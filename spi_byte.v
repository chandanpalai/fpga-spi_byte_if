==> flow/design.v <==
`timescale 1ns / 100ps
`default_nettype none
module spi_byte( input wire sysClk,     
                 input wire usrReset,   
					  input wire SCLK,       
					  input wire MOSI,       
					  output wire MISO,      
					  input wire SS,         
					  output reg LED1 );     
   wire rxValid;
	wire [7:0] rx, tx;
   spi_byte_if byte_if( .sysClk  (sysClk),
								.usrReset(usrReset),
	                     .SCLK    (SCLK),
								.MOSI    (MOSI),
								.MISO    (MISO),
								.SS      (SS),
								.rxValid (rxValid),
								.rx      (rx),
								.tx      (8'h55) );
	always @(posedge sysClk)
	   if (rxValid )
		   LED1 <= ( rx == 8'hAA );
endmodule
`timescale 1ns / 100ps
`default_nettype none
module spi_byte_if( input wire sysClk,
                    input wire usrReset,
					     input wire SCLK,         
						  input wire MOSI,         
						  output wire MISO,        
						  input wire SS,           
						  output wire rxValid,     
						  output reg [7:0] rx,     
						  input wire [7:0] tx );   
	reg [2:0] SCLKr;  always @(posedge sysClk) SCLKr <= { SCLKr[1:0], SCLK };
	reg [2:0] SSr;  always @(posedge sysClk) SSr <= { SSr[1:0], SS };
	reg [1:0] MOSIr;  always @(posedge sysClk) MOSIr <= { MOSIr[0], MOSI };
	wire SCLK_rising  = ( SCLKr[2:1] == 2'b01 );
	wire SCLK_falling = ( SCLKr[2:1] == 2'b10 );
	wire SS_rising  = ( SSr[2:1] == 2'b01 );
	wire SS_falling = ( SSr[2:1] == 2'b10 );
	wire SS_active  = ~SSr[1];   
	wire MOSI_s = MOSIr[1];      
	reg [2:0] state;   
   reg MISOr = 1'bx;
   reg [7:0] data;
   reg rxAvail = 1'b0;
   wire [7:0] rx_next = {data[6:0], MOSI_s};
	always @(posedge sysClk or posedge usrReset)
		if( usrReset )
			state <= 3'd0;
		else
			if ( SS_active )
				begin
					if ( SS_falling )   
						state <= 3'd0;
					if ( SCLK_rising )   
						state <= state + 3'd1;
				end
	always @(posedge sysClk or posedge usrReset)
		if( usrReset )
			begin
				rx <= 8'hxx;
				rxAvail <= 1'b0;
			end
		else
			if ( SS_active )
				begin
					if ( SS_falling )   
						rxAvail <= 1'b0;
					if ( SCLK_rising )   
						if ( state == 3'd7 ) 
							begin
								rx <= rx_next;
								rxAvail <= 1'b1;
							end
						else
							begin
								data <= rx_next;
								rxAvail <= 1'b0;
							end
					if ( SCLK_falling)   
						if ( state == 3'b000 )
							begin 
								data <= tx;
								MISOr <= tx[7];
							end
						else
							MISOr <= data[7];
				end
   assign MISO = SS_active ? MISOr : 1'bz;   
	reg rxAvailFall;
	reg rxAvailFall_dly;
	always @(negedge sysClk) rxAvailFall <= rxAvail;
	always @(negedge sysClk) rxAvailFall_dly <= rxAvailFall;
	assign rxValid = rxAvailFall & ~rxAvailFall_dly;
endmodule
Step by step through the tools: spi_byte:

Tool output for the design above, in the order of the flow.
Lines are those of the file above, counted from 1.
Cell names lack the library's common part.
The mark -- stands for no value.

* design top: spi_byte
* clock port: sysClk
* cell library: sky130hd
* library corner: tt_025C_1v80

Word level:

Counts by Yosys on the flattened word-level netlist (proc, flatten, opt, wreduce; memories kept). Register bits leave out memories and registers merged into their read ports (data or address). Print and check cells are left out. Cells with the same type and inputs are merged into one.

* reduce/logical cells: 6
* add/sub/neg operators: 1
* eq/ne operators: 5
* bitwise operators: 4
* muxes and demuxes: 10

Operator list (count)
* 8-bit 2-to-1 mux: 4
* 8-bit equality test (second input constant): 1
* 3-bit AND reduction: 2
* 3-bit 2-to-1 mux: 2
* 2-bit equality test (second input constant): 2
* 2-bit AND reduction: 2
* 1-bit 2-to-1 mux: 4
* 1-bit inverter: 3
* 3-bit by 1-bit adder with 3-bit output (second input constant): 1
* 3-bit equality test (second input constant): 1
* 3-bit zero test: 1
* 2-bit by 1-bit equality test with 1-bit output (second input constant): 1
* 2-bit nonzero test: 1
* 1-bit bitwise AND: 1

* flip-flop bits (word level): 32

Longest topological paths:

Depth = most cells in a row (Yosys ltp): at word level without a register or memory, in the mapped netlist without a sequential cell, where the memories' decode and read muxes count.

* depth after elaboration: 5
* ABC_AREA: 0
* gate-level depth with buffers: 6
* depth with buffers taken out: 5

Mapped cells and area:

Yosys stat after the flow's synthesis: flattened, memories mapped to cells. It holds for the ABC_AREA given above (unset counts as 0); a run with the other value may have another netlist.
Totals and module areas in this step are rounded.

* cell count: 95
* synthesis area: 1240 um2
* sequential area: 801 um2
* mapped flip-flops: 32

Cell types
* dfrtp_1: count 12, total area 300.288 um2
* edfxtp_1: count 10, total area 300.288 um2
* dfxtp_1: count 10, total area 200.192 um2
* mux2_2: count 9, total area 101.347 um2
* nand2_1: count 14, total area 52.55 um2
* ha_1: count 4, total area 50.048 um2
* a22o_1: count 3, total area 26.275 um2
* nand3_1: count 4, total area 20.019 um2
* inv_1: count 5, total area 18.768 um2
* nand2b_1: count 3, total area 18.768 um2
* nor3b_4: count 1, total area 18.768 um2
* a21oi_1: count 3, total area 15.014 um2
* nor2_1: count 4, total area 15.014 um2
* nand2b_4: count 1, total area 13.763 um2
* nor3b_2: count 1, total area 12.512 um2
* mux2i_1: count 1, total area 10.01 um2
* nand4b_1: count 1, total area 8.758 um2
* or3b_1: count 1, total area 8.758 um2

Other cell types: 8; their cells: 8.
By module: a second synthesis without flattening, with its own total; a netlist apart from the flattened one above.

* cell total of the unflattened synthesis: 104
* area (unflattened synthesis): 1330 um2

Rows give one instance, submodules left out.

Modules
* spi_byte_if: sequential area 771 um2, cells 98, area 1260 um2, times used 1
* spi_byte: sequential area 30.0 um2, cells 6, area 63.8 um2, times used 1

Lab notebook: spi_byte

Stored flow runs of spi_byte (2 of them; Yosys, OpenROAD, sky130hd). They differ in their settings and are not a sequence. Constraints: input delay and output delay 20% of the set period each, output load 0.01 pF.
"clock period reached" is the run's clock period less its worst setup slack. It is reckoned from that one timing run; input and output delays stay at 20% of the period that was set.
"critical setup path time": the worst setup path's part of the clock period (all of it between registers, 20% less for each end at a port) less its slack. A launch clock that arrives late makes it longer, a capture clock that arrives late makes it shorter.
By "total power after layout" is meant OpenSTA's value without simulated activity: inputs other than the clock are taken to toggle once in ten clock periods, and the tool carries that through the logic.
"critical setup path time" is given in steps of 10 ps.
Measured values are rounded.

### Flow run A

Settings: `period_ns=2.35`, `CORE_UTILIZATION=39`, `PLACE_DENSITY_LB_ADDON=0.28`, `CELL_PAD_IN_SITES_DETAIL_PLACEMENT=0`, `TNS_END_PERCENT=90`, `ABC_AREA=0`, `CTS_CLUSTER_SIZE=47`, `CTS_CLUSTER_DIAMETER=174`, `CAP_MARGIN=20`, `CORE_MARGIN=2`, `SLEW_MARGIN=20`

- Area of the synthesized netlist: 1240 um2
- Utilization after routing: 47.1%
- Standard-cell area of the final layout: 1430 um2
- Total power after layout: 1040 µW
- Smallest setup slack: 404 ps
- Post-route setup TNS: 0 ps
- Total die area: 3650 um2

### Flow run B

Settings: `period_ns=1.25`, `CORE_UTILIZATION=55`, `PLACE_DENSITY_LB_ADDON=0.1`, `CORE_ASPECT_RATIO=1.09`, `CORE_MARGIN=4`, `CTS_CLUSTER_SIZE=66`, `CAP_MARGIN=40`, `MAX_ROUTING_LAYER=met4`, `SLEW_MARGIN=20`

- Total die area: 3080 um2
- Utilization after routing: 79.5%
- Smallest setup slack: -341 ps
- Standard-cell area of the final layout: 1660 um2
- Critical setup path time: 1590 ps
- Worst path kind: register -> register
- Clock period reached: 1591 ps
- Post-route setup TNS: -5080 ps
- Area of the synthesized netlist: 1240 um2
- Total power after layout: 2000 µW
